==> flow/design.v <==
module counter(input clk, input rst_n, output clk_bps);
reg [13:0] cnt_first, cnt_second;
always @(posedge clk, negedge rst_n) begin
    if (!rst_n)
        cnt_first <= 14'd0;
    else if (cnt_first == 14'd10000)
        cnt_first <= 14'd0;
    else
        cnt_first <= cnt_first + 1'b1;
end
always @(posedge clk, negedge rst_n) begin
    if (!rst_n)
        cnt_second <= 14'd0;
    else if (cnt_second == 14'd10000)
        cnt_second <= 14'd0;
    else if (cnt_first == 14'd10000)
        cnt_second <= cnt_second + 1'b1;
    else
        cnt_second <= cnt_second;
end
assign clk_bps = (cnt_second == 14'd10000);
endmodule
module flash_led_ctrl(input clk, input rst_n, input dir, input clk_bps, output reg[7:0] led);
always @(posedge clk or negedge rst_n) begin
    if (!rst_n)
        led <= 8'h80;
    else
        case (dir)
            1'b0: 
                if (clk_bps) 
                    if (led != 8'h01)
                        led <= (led >> 1'b1);
                    else
                        led <= 8'h80;
            1'b1:
                if (clk_bps)
                    if (led != 8'h80)
                        led <= (led << 1'b1);
                    else 
                        led <= 8'h01; 
        endcase
end
endmodule
`timescale 1ns/1ps
module flash_led_top(input clk, input rst_n, input sw0, output [7:0] led);
    wire clk_bps;
    counter counter(.clk(clk), .rst_n(rst_n), .clk_bps(clk_bps));
    flash_led_ctrl flash_led_ctrl(.clk(clk), .rst_n(rst_n), .dir(sw0), .clk_bps(clk_bps), .led(led));
endmodule
# Tool chain data of flash_led_top

What the tools print for flash_led_top, step after step.
Line numbers count from 1 in the design file above.
Cell names lack the library's common part.
The mark - stands for no value.

Top: flash_led_top
Clock input: clk
Library: sky130hd
Timing corner: tt_025C_1v80

# Elaborated design

Counts by Yosys on the flattened word-level netlist (proc, flatten, opt, wreduce; memories kept). Register bits leave out memories and registers merged into their read ports (data or address). Print and check cells are left out. Cells with the same type and inputs are merged into one.

$add $sub $neg: 2
Eq/ne operators: 6
Mux-type cells: 8
Reduce/logical cells: 2
Bitwise gates (word level): 1

Operators with widths:

| operator                                       | number |
| 2-to-1 mux 14 bit                              | 3 |
| 2-to-1 mux 8 bit                               | 4 |
| adder 14 x 1 -> 14 bit (second input constant) | 2 |
| == test 14 bit (second input constant)         | 2 |
| parallel mux 8 bit (select 2 bit)              | 1 |
| != test 8 x 1 -> 1 bit (second input constant) | 1 |
| != test 8 bit (second input constant)          | 1 |
| != test 2 x 1 -> 1 bit (second input constant) | 1 |
| != test 2 bit (second input constant)          | 1 |
| AND reduction 2 bit                            | 1 |
| nonzero test 2 bit                             | 1 |
| inverter 1 bit                                 | 1 |

Register bits after elaboration: 36
Bits of input ports: 3
Output and inout bits: 8
Elaborated cells: 22

# Depth

Yosys ltp: most cells in a row. Word level: on the elaborated netlist, between registers, memories and ports. Mapped: between sequential cells and ports; inverters and the memories' decode and read muxes count.

Word-level depth: 4
ABC_AREA: 1
Depth in mapped cells: 11
Gate-level depth less buffers: 11

# Netlist

Source: synth_stat.txt of the flow (Yosys; design flattened, memories mapped). It holds for the ABC_AREA given above (unset counts as 0); a run with the other value may have another netlist.

Cell area after synthesis: 2269.7 sq um
Sequential part of the area: 902.1 sq um
Mapped cells: 309
Mapped flip-flops: 36
Buffer cells: 5

Cell types:

| cell type | number | area in all (sq um) |
| dfrtp_1   | 35     | 875.84 |
| nand2_1   | 76     | 285.274 |
| inv_1     | 48     | 180.173 |
| nor2_1    | 34     | 127.622 |
| nand3_1   | 24     | 120.115 |
| xor2_1    | 10     | 87.584 |
| ha_1      | 6      | 75.072 |
| nand4_1   | 12     | 75.072 |
| o21ai_0   | 11     | 55.053 |
| o21ai_2   | 6      | 52.55 |
| nand3_2   | 3      | 30.029 |
| nor3_1    | 6      | 30.029 |
| o21ai_1   | 6      | 30.029 |
| dfstp_2   | 1      | 26.275 |
| nand2_2   | 4      | 25.024 |
| nor2_2    | 4      | 25.024 |
| nand3b_1  | 3      | 22.522 |
| a21oi_1   | 4      | 20.019 |

Other cell types: 12; their cells: 16.

# Worst setup path after synthesis

OpenSTA on the mapped netlist: ideal clock, no wires. The path of least setup slack (recovery checks aside). Input and output delay are each 20% of the period. Register names are those of the netlist, which keeps one name where synthesis merged equal registers.

Kind: reg-to-reg
Start point: reg counter.cnt_second[0]
End point: reg flash_led_ctrl.led[0]
Path buffers: 1
Time at the first pin: 0.000 ns
Arrival time: 1.226 ns
Required time: 2.513 ns
Setup time: 0.127 ns
Path delay: 1.353 ns
Stages: 9
Slack: 1.288 ns
Period: 2.64 ns
Synthesis period reached: 1.352 ns

"path delay" is the arrival time less input delay plus setup time.
"stages": output pins that drive a net of the path, with the launching flip-flop's if there is one; two outputs of one cell count as two.
"synthesis period reached" is the clock period less the worst setup slack; recovery checks do not enter. This is arithmetic on one report: input and output delays are still those of the set period (20% each).
The rows between start and end are the longest chain of elaborated cells between them; the timing report does not say that the signal goes this way. Where chains are equally long, one stands for them.
A line is the first line of the expression or statement that the cell stems from. Yosys adds cells for indexed reads and writes and turns some case tables into memories.
At most two assigning lines are given for a register; there are more.

Cell sequence: dfrtp_1 > inv_1 > ha_1 > nand3_1 > nor2_2 > nand2_2 > buf_2 > nand2_1 > o21ai_0
Length of the longest elaborated chain: 3
Elaborated cells between the ends (all ways): 7
Classes of those cells: eq/ne (3); mux (3); reduce/logical (1)

RTL lines, path after synthesis:

| element                           | line | RTL |
| start: declaration                | 2    | `reg [13:0] cnt_first, cnt_second;` |
| start: assignment                 | 17   | `cnt_second <= cnt_second + 1'b1;` |
| start: assignment                 | 19   | `cnt_second <= cnt_second;` |
| == test 14 bit                    | 21   | `assign clk_bps = (cnt_second == 14'd10000);` |
| 2-to-1 mux 8 bit                  | 36   | `if (clk_bps)` |
| parallel mux 8 bit (select 2 bit) | 28   | `case (dir)` |
| end: assignment                   | 32   | `led <= (led >> 1'b1);` |
| end: assignment                   | 38   | `led <= (led << 1'b1);` |
| end: declaration                  | 23   | `module flash_led_ctrl(input clk, input rst_n, input dir, input clk_bps, output reg[7:0] led);` |

# Worst path after layout

From the final timing report of entry B: the path of least setup slack in the routed layout; clock arrival at registers is part of the times.

Kind: reg-to-output
Start point: reg flash_led_ctrl.led[7]
End point: out led[7]
Stages: 2
Arrival time: 1.41 ns
External output delay: 0.78 ns
Path buffers: 1
Period: 3.91 ns
Time at the first pin: 0.29 ns
Slack: 1.72 ns
Required time: 3.13 ns

At most two assigning lines are given for a register; there are more.

Cell sequence: dfstp_2 > clkdlybuf4s50_1
Length of the longest elaborated chain: 0
Elaborated cells between the ends (all ways): 0
Source lines of those cells: 0

RTL lines, path post-layout:

| element            | line | RTL |
| start: declaration | 23   | `module flash_led_ctrl(input clk, input rst_n, input dir, input clk_bps, output reg[7:0] led);` |
| start: assignment  | 32   | `led <= (led >> 1'b1);` |
| start: assignment  | 38   | `led <= (led << 1'b1);` |
| end: declaration   | 45   | `module flash_led_top(input clk, input rst_n, input sw0, output [7:0] led);` |

--- measured runs ---
Flow measurements of flash_led_top on sky130hd: 2 stored runs with different settings, listed in no order. Input and output delays are each 20% of the period that was set; the output load is 0.01 pF.
By "clock period reached" is meant the clock period of the run minus its worst setup slack. This is arithmetic on one report: input and output delays are still those of the set period (20% each).
"worst setup path time" is the time allowed to the run's worst setup path (the clock period less input and output delay, where it has them) less its slack. Clock arrival times count: a late capture clock shortens it, a late launch clock lengthens it.
"total power after layout": no workload was simulated; the value follows from the tool's default switching activity.
A setting shown as - is not set for that run.
A result given as - is not shown for that run.

| name                                                      | entry A | entry B       |
| period_ns                                                 | 2.3     | 3.91          |
| CORE_UTILIZATION                                          | 55      | 29            |
| PLACE_DENSITY                                             | 0.83    | -             |
| CELL_PAD_IN_SITES_GLOBAL_PLACEMENT                        | 2       | 2             |
| CELL_PAD_IN_SITES_DETAIL_PLACEMENT                        | 1       | -             |
| TNS_END_PERCENT                                           | 60      | -             |
| ABC_AREA                                                  | 1       | 1             |
| GPL_ROUTABILITY_DRIVEN                                    | 1       | -             |
| CAP_MARGIN                                                | 20      | 10            |
| CORE_MARGIN                                               | 2       | 8             |
| SLEW_MARGIN                                               | 20      | 20            |
| GPL_TIMING_DRIVEN                                         | -       | 1             |
| CTS_CLUSTER_DIAMETER                                      | -       | 206           |
| worst setup path time (ns)                                | -       | 1.41          |
| critical path kind                                        | -       | reg-to-output |
| worst hold slack in the final report (ns)                 | -       | 0.501         |
| clock period reached (ns)                                 | -       | 2.195         |
| area of the standard cells in the finished layout (sq um) | -       | 2537.4        |
| utilization in the final report (%)                       | -       | 33.2          |
| setup TNS (ns)                                            | -       | 0.000         |
| total power after layout (uW)                             | -       | 671.9         |
| worst slack on setup checks (ns)                          | -       | 1.715         |
| total die area (sq um)                                    | -       | 10912.9       |
| synthesized cell area (sq um)                             | -       | 2269.7        |

Entry A: did not finish, placement stopped with GPL-0301
--- end ---
